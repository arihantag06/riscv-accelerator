==> flow/design.v <==
module riscv_interface #(
    parameter REG_ADDR_WIDTH = 8,
    parameter DATA_WIDTH = 32
)(
    input wire clk,
    input wire rst_n,
    input wire [31:0] cpu_pc,
    input wire [31:0] cpu_instruction,
    input wire cpu_valid,
    output reg cpu_ready,
    output reg [31:0] cpu_result,
    input wire reg_rd_en,
    input wire reg_wr_en,
    input wire [REG_ADDR_WIDTH-1:0] reg_addr,
    input wire [DATA_WIDTH-1:0] reg_wr_data,
    output reg [DATA_WIDTH-1:0] reg_rd_data,
    output reg reg_rd_valid,
    output reg accel_start,
    output reg accel_reset,
    output reg accel_irq_en,
    input wire accel_busy,
    input wire accel_done,
    input wire accel_error,
    output reg [31:0] matrix_a_addr,
    output reg [31:0] matrix_b_addr,
    output reg [31:0] matrix_c_addr,
    output reg [15:0] m_dim,
    output reg [15:0] k_dim,
    output reg [15:0] n_dim,
    output reg [7:0] data_type,
    output reg [15:0] stride_a,
    output reg [15:0] stride_b,
    output reg [15:0] stride_c,
    output reg irq_out
);
    localparam REG_CTRL = 8'h00;
    localparam REG_STATUS = 8'h04;
    localparam REG_MATRIX_A_ADDR = 8'h08;
    localparam REG_MATRIX_B_ADDR = 8'h0C;
    localparam REG_MATRIX_C_ADDR = 8'h10;
    localparam REG_M_DIM = 8'h14;
    localparam REG_K_DIM = 8'h18;
    localparam REG_N_DIM = 8'h1C;
    localparam REG_DATA_TYPE = 8'h20;
    localparam REG_STRIDE_A = 8'h24;
    localparam REG_STRIDE_B = 8'h28;
    localparam REG_STRIDE_C = 8'h2C;
    localparam CTRL_START = 0;
    localparam CTRL_RESET = 1;
    localparam CTRL_IRQ_EN = 2;
    localparam STATUS_BUSY = 0;
    localparam STATUS_DONE = 1;
    localparam STATUS_ERROR = 2;
    reg [31:0] ctrl_reg;
    reg [31:0] status_reg;
    reg [31:0] matrix_a_addr_reg;
    reg [31:0] matrix_b_addr_reg;
    reg [31:0] matrix_c_addr_reg;
    reg [15:0] m_dim_reg;
    reg [15:0] k_dim_reg;
    reg [15:0] n_dim_reg;
    reg [7:0] data_type_reg;
    reg [15:0] stride_a_reg;
    reg [15:0] stride_b_reg;
    reg [15:0] stride_c_reg;
    wire is_matmul_inst;
    wire [31:0] inst_opcode, inst_funct3, inst_funct7;
    wire [4:0] inst_rd, inst_rs1, inst_rs2;
    assign inst_opcode = cpu_instruction[6:0];
    assign inst_funct3 = cpu_instruction[14:12];
    assign inst_funct7 = cpu_instruction[31:25];
    assign inst_rd = cpu_instruction[11:7];
    assign inst_rs1 = cpu_instruction[19:15];
    assign inst_rs2 = cpu_instruction[24:20];
    assign is_matmul_inst = (inst_opcode == 7'b0001011) &&  
                           (inst_funct3 == 3'b000) &&      
                           (inst_funct7 == 7'b0000000);    
    always @(posedge clk or negedge rst_n) begin
        if (!rst_n) begin
            cpu_ready <= 0;
            cpu_result <= 0;
            accel_start <= 0;
        end else begin
            if (cpu_valid && is_matmul_inst) begin
                accel_start <= 1;
                cpu_result <= matrix_c_addr_reg;  
                cpu_ready <= 1;
            end else begin
                accel_start <= 0;
                cpu_ready <= 0;
            end
        end
    end
    always @(posedge clk or negedge rst_n) begin
        if (!rst_n) begin
            ctrl_reg <= 0;
            matrix_a_addr_reg <= 0;
            matrix_b_addr_reg <= 0;
            matrix_c_addr_reg <= 0;
            m_dim_reg <= 0;
            k_dim_reg <= 0;
            n_dim_reg <= 0;
            data_type_reg <= 0;
            stride_a_reg <= 0;
            stride_b_reg <= 0;
            stride_c_reg <= 0;
            reg_rd_data <= 0;
            reg_rd_valid <= 0;
        end else begin
            if (reg_wr_en) begin
                case (reg_addr)
                    REG_CTRL: begin
                        ctrl_reg <= reg_wr_data;
                        if (reg_wr_data[CTRL_RESET]) begin
                            accel_reset <= 1;
                        end
                    end
                    REG_MATRIX_A_ADDR: matrix_a_addr_reg <= reg_wr_data;
                    REG_MATRIX_B_ADDR: matrix_b_addr_reg <= reg_wr_data;
                    REG_MATRIX_C_ADDR: matrix_c_addr_reg <= reg_wr_data;
                    REG_M_DIM: m_dim_reg <= reg_wr_data[15:0];
                    REG_K_DIM: k_dim_reg <= reg_wr_data[15:0];
                    REG_N_DIM: n_dim_reg <= reg_wr_data[15:0];
                    REG_DATA_TYPE: data_type_reg <= reg_wr_data[7:0];
                    REG_STRIDE_A: stride_a_reg <= reg_wr_data[15:0];
                    REG_STRIDE_B: stride_b_reg <= reg_wr_data[15:0];
                    REG_STRIDE_C: stride_c_reg <= reg_wr_data[15:0];
                endcase
            end
            if (reg_rd_en) begin
                reg_rd_valid <= 1;
                case (reg_addr)
                    REG_CTRL: reg_rd_data <= ctrl_reg;
                    REG_STATUS: reg_rd_data <= status_reg;
                    REG_MATRIX_A_ADDR: reg_rd_data <= matrix_a_addr_reg;
                    REG_MATRIX_B_ADDR: reg_rd_data <= matrix_b_addr_reg;
                    REG_MATRIX_C_ADDR: reg_rd_data <= matrix_c_addr_reg;
                    REG_M_DIM: reg_rd_data <= {16'h0, m_dim_reg};
                    REG_K_DIM: reg_rd_data <= {16'h0, k_dim_reg};
                    REG_N_DIM: reg_rd_data <= {16'h0, n_dim_reg};
                    REG_DATA_TYPE: reg_rd_data <= {24'h0, data_type_reg};
                    REG_STRIDE_A: reg_rd_data <= {16'h0, stride_a_reg};
                    REG_STRIDE_B: reg_rd_data <= {16'h0, stride_b_reg};
                    REG_STRIDE_C: reg_rd_data <= {16'h0, stride_c_reg};
                    default: reg_rd_data <= 32'h0;
                endcase
            end else begin
                reg_rd_valid <= 0;
            end
        end
    end
    always @(*) begin
        status_reg = {29'h0, accel_error, accel_done, accel_busy};
    end
    assign matrix_a_addr = matrix_a_addr_reg;
    assign matrix_b_addr = matrix_b_addr_reg;
    assign matrix_c_addr = matrix_c_addr_reg;
    assign m_dim = m_dim_reg;
    assign k_dim = k_dim_reg;
    assign n_dim = n_dim_reg;
    assign data_type = data_type_reg;
    assign stride_a = stride_a_reg;
    assign stride_b = stride_b_reg;
    assign stride_c = stride_c_reg;
    assign accel_irq_en = ctrl_reg[CTRL_IRQ_EN];
    always @(posedge clk or negedge rst_n) begin
        if (!rst_n) begin
            irq_out <= 0;
        end else begin
            irq_out <= accel_done && ctrl_reg[CTRL_IRQ_EN];
        end
    end
endmodule
module config_loader #(
    parameter ADDR_WIDTH = 32,
    parameter DATA_WIDTH = 32
)(
    input wire clk,
    input wire rst_n,
    input wire load_start,
    input wire [ADDR_WIDTH-1:0] config_addr,
    output reg load_done,
    output reg mem_rd_en,
    output reg [ADDR_WIDTH-1:0] mem_rd_addr,
    input wire [DATA_WIDTH-1:0] mem_rd_data,
    input wire mem_rd_valid,
    output reg [31:0] matrix_a_addr,
    output reg [31:0] matrix_b_addr,
    output reg [31:0] matrix_c_addr,
    output reg [15:0] m_dim,
    output reg [15:0] k_dim,
    output reg [15:0] n_dim,
    output reg [7:0] data_type,
    output reg [15:0] stride_a,
    output reg [15:0] stride_b,
    output reg [15:0] stride_c,
    output reg config_valid
);
    localparam IDLE = 3'b000;
    localparam LOAD_CONFIG = 3'b001;
    localparam DONE = 3'b010;
    reg [2:0] state;
    reg [2:0] config_count;
    always @(posedge clk or negedge rst_n) begin
        if (!rst_n) begin
            state <= IDLE;
            config_count <= 0;
            load_done <= 0;
            config_valid <= 0;
            mem_rd_en <= 0;
            matrix_a_addr <= 0;
            matrix_b_addr <= 0;
            matrix_c_addr <= 0;
            m_dim <= 0;
            k_dim <= 0;
            n_dim <= 0;
            data_type <= 0;
            stride_a <= 0;
            stride_b <= 0;
            stride_c <= 0;
        end else begin
            case (state)
                IDLE: begin
                    if (load_start) begin
                        state <= LOAD_CONFIG;
                        config_count <= 0;
                        mem_rd_addr <= config_addr;
                        mem_rd_en <= 1;
                        load_done <= 0;
                        config_valid <= 0;
                    end
                end
                LOAD_CONFIG: begin
                    if (mem_rd_valid) begin
                        case (config_count)
                            3'd0: matrix_a_addr <= mem_rd_data;
                            3'd1: matrix_b_addr <= mem_rd_data;
                            3'd2: matrix_c_addr <= mem_rd_data;
                            3'd3: begin
                                m_dim <= mem_rd_data[15:0];
                                k_dim <= mem_rd_data[31:16];
                            end
                            3'd4: begin
                                n_dim <= mem_rd_data[15:0];
                                data_type <= mem_rd_data[23:16];
                            end
                            3'd5: begin
                                stride_a <= mem_rd_data[15:0];
                                stride_b <= mem_rd_data[31:16];
                            end
                            3'd6: stride_c <= mem_rd_data[15:0];
                        endcase
                        config_count <= config_count + 1;
                        mem_rd_addr <= mem_rd_addr + 4;
                        if (config_count == 3'd6) begin
                            mem_rd_en <= 0;
                            state <= DONE;
                            config_valid <= 1;
                        end
                    end
                end
                DONE: begin
                    load_done <= 1;
                    state <= IDLE;
                end
            endcase
        end
    end
endmodule
# Step by step through the tools: config_loader
# Tool output for the design above, in the order of the flow.
# Line numbers count from 1 in the design file above.
# Operators carry their Yosys type and port widths (W data, S select, Z words).
# Cell names lack the library's common part.
# A cell with n/a has no value.
# design
top	config_loader
clock	clk
lib	sky130hd
lib_corner	tt_025C_1v80

# Word-level counts
# Yosys after proc, flatten, opt, wreduce and memory -nomap, before mapping. Memory bits, and registers merged into a memory's read port (data or address), are not among the register bits. Print and check cells are not counted. Equal cells are merged and count once.
# bits
rom_bits	0
n_memories	0
elab_cells	65
output_inout_bits	235
ramBits	0
clocked_rd_ports_x_width	0
latchBits	0
regBits	241
# op_classes
n_logic	0
shift	0
muxes	19
eq_ne	11
addsub	2
div	0
cmp	0
n_reduce_logical	17
multipliers	0
# ops
cell	count
$pmux W32 S2	1
$mux W32	2
$add A32 B3 Y32 const B	1
$reduce_and A3 Y1	8
$mux W3	5
$reduce_and A4 Y1	3
$eq A3 B2 Y1 const B	3
$eq A3 B3 Y1 const B	3
$pmux W3 S3	1
$ne A2 B2 Y1 const B	3
$eq A3 B1 Y1 const B	2
$logic_not A3 Y1	2
$pmux W3 S2	1
$pmux W1 S2	3
$mux W1	6
$reduce_bool A2 Y1	2
$add A3 B1 Y3 const B	1
$reduce_bool A3 Y1	1
$reduce_and A2 Y1	1

# Logic depth
# Longest topological path by Yosys (ltp), each cell counted once; first at word level (registers and memories cut), then after technology mapping (sequential cells cut; the memories' decode and read muxes count).
# logic_depth
depth_word	4
abc_area	0
depth_mapped	7
ltp_nobuf	6

# Mapped cells and area
# The flow's flattened synthesis, as Yosys stat reports it; memories are mapped. The netlist is that of the ABC_AREA named above (0 if unset); the other value can give another one.
# by_type
cell	count	area_total_um2
dfrtp_1	208	5.2E+03
mux2_2	185	2.08E+03
edfxtp_1	32	960.922
nand2_1	65	243.984
nor2_1	35	131.376
xor2_1	13	113.859
a21oi_1	19	95.091
a31oi_1	14	87.584
buf_2	17	85.082
o31ai_1	11	82.579
or4_1	11	82.579
ha_1	6	75.072
nand3_1	12	60.058
o21ai_0	12	60.058
nand4_1	9	56.304
clkbuf_8	3	41.29
and3_2	5	37.536
clkbuf_1	9	33.782
# Not listed: further types 25, cells in them 41.
# synth_totals
mapped_area_um2	9869.5
cells	707
flip_flops	241

# Path before layout
# Path of least setup slack by OpenSTA after synthesis, without wires, with an ideal clock, recovery checks aside; 20% of the period is set as input and as output delay. Where synthesis merged equal registers, the netlist keeps one of their names.
# synth_timing
kind	input -> register
start	input port load_start
end	register mem_rd_addr[10]
setup_slack_ns	1.644
t_first_pin_ns	0.896
path_delay_ns	1.940
period_ns	4.48
setup_time_ns	0.417
driving_pins	3
required_ns	4.063
t_arrival_ns	2.419
synth_period_reached_ns	2.836
# "path_delay_ns" = arrival - input delay + setup time.
# "driving_pins" counts driving pins, that of a launching flip-flop among them; a cell with two outputs on the path counts twice.
# "synth_period_reached_ns" is the clock period less the worst setup slack; recovery checks do not enter. This is arithmetic on one report: input and output delays are still those of the set period (20% each).
# The rows between start and end are the longest chain of elaborated cells between them; the timing report does not say that the signal goes this way. Where chains are equally long, one stands for them.
# A line is the first line of the expression or statement that the cell stems from. Yosys adds cells for indexed reads and writes and turns some case tables into memories.
# Only ways into the end's enable, where the timed path ends, are counted here.
# synth_between
path_cell_list	nand2b_1 o21ai_0 nor2_1
elab_chain_len	2
cone_cells	2
lines_between	0
classes_between	eq/ne: 1; reduce/logical: 1
# synth_rtl
item	line_no	text
start: declaration	180	input wire load_start,
$ne A2 B2 Y1	n/a
$reduce_and A4 Y1	n/a
end: assignment	227	mem_rd_addr <= config_addr;
end: assignment	254	mem_rd_addr <= mem_rd_addr + 4;
end: declaration	184	output reg [ADDR_WIDTH-1:0] mem_rd_addr,

# Worst path after layout
# From the final timing report of run A: the path of least setup slack in the routed layout; clock arrival at registers is part of the times.
# layout_timing
kind	input -> register
start	input port rst_n
end	register mem_rd_addr[4]
t_arrival_ns	2.64
t_first_pin_ns	0.73
driving_pins	6
setup_time_ns	0.29
period_ns	3.65
required_ns	3.89
setup_slack_ns	1.25
# The rows between start and end are the longest chain of elaborated cells between them; the timing report does not say that the signal goes this way. Where chains are equally long, one stands for them.
# layout_between
path_cell_list	buf_8 buf_16 buf_16 o21ai_0 nor2_4 buf_16
elab_chain_len	1
cone_cells	1
lines_between	0
classes_between	reduce/logical: 1
# layout_rtl
item	line_no	text
start: declaration	179	input wire rst_n,
$reduce_and A4 Y1	n/a
end: assignment	227	mem_rd_addr <= config_addr;
end: assignment	254	mem_rd_addr <= mem_rd_addr + 4;
end: declaration	184	output reg [ADDR_WIDTH-1:0] mem_rd_addr,

# Top module config_loader; platform sky130hd; tools Yosys and OpenROAD; 2 stored runs in no particular order. Input and output delays are each 20% of the period that was set; the output load is 0.01 pF.
# By "worst_path_ns" is meant the share of the clock period that the worst setup path is allowed (20% is reserved at inputs, 20% at outputs), minus its slack. Clock arrival times at its registers enter into it.
# "final_power_w": no workload was simulated; the value follows from the tool's default switching activity.
# Among the settings, - means not set for that run.
name,run A,run B
period_ns,3.65,2.63
CORE_UTILIZATION,33,32
SETUP_SLACK_MARGIN,0.78,-
CELL_PAD_IN_SITES_GLOBAL_PLACEMENT,1,-
GPL_TIMING_DRIVEN,0,-
CTS_CLUSTER_SIZE,13,-
SLEW_MARGIN,15,20
MIN_ROUTING_LAYER,met1,-
MAX_ROUTING_LAYER,met5,-
CAP_MARGIN,20,20
CORE_MARGIN,2,2
final_power_w,0.005665,0.007654
fin_ws_ns,1.248,0.480
layout_utilization_frac,0.487,0.467
total_die_area_um2,31306.0,32263.3
worst_path_ns,1.67,1.62
worstPathKind,input -> register,register -> output
setupTns_ns,0.000,0.000
stdcell_area_um2,14401.3,14247.4
ys_area_um2,9869.5,9869.5
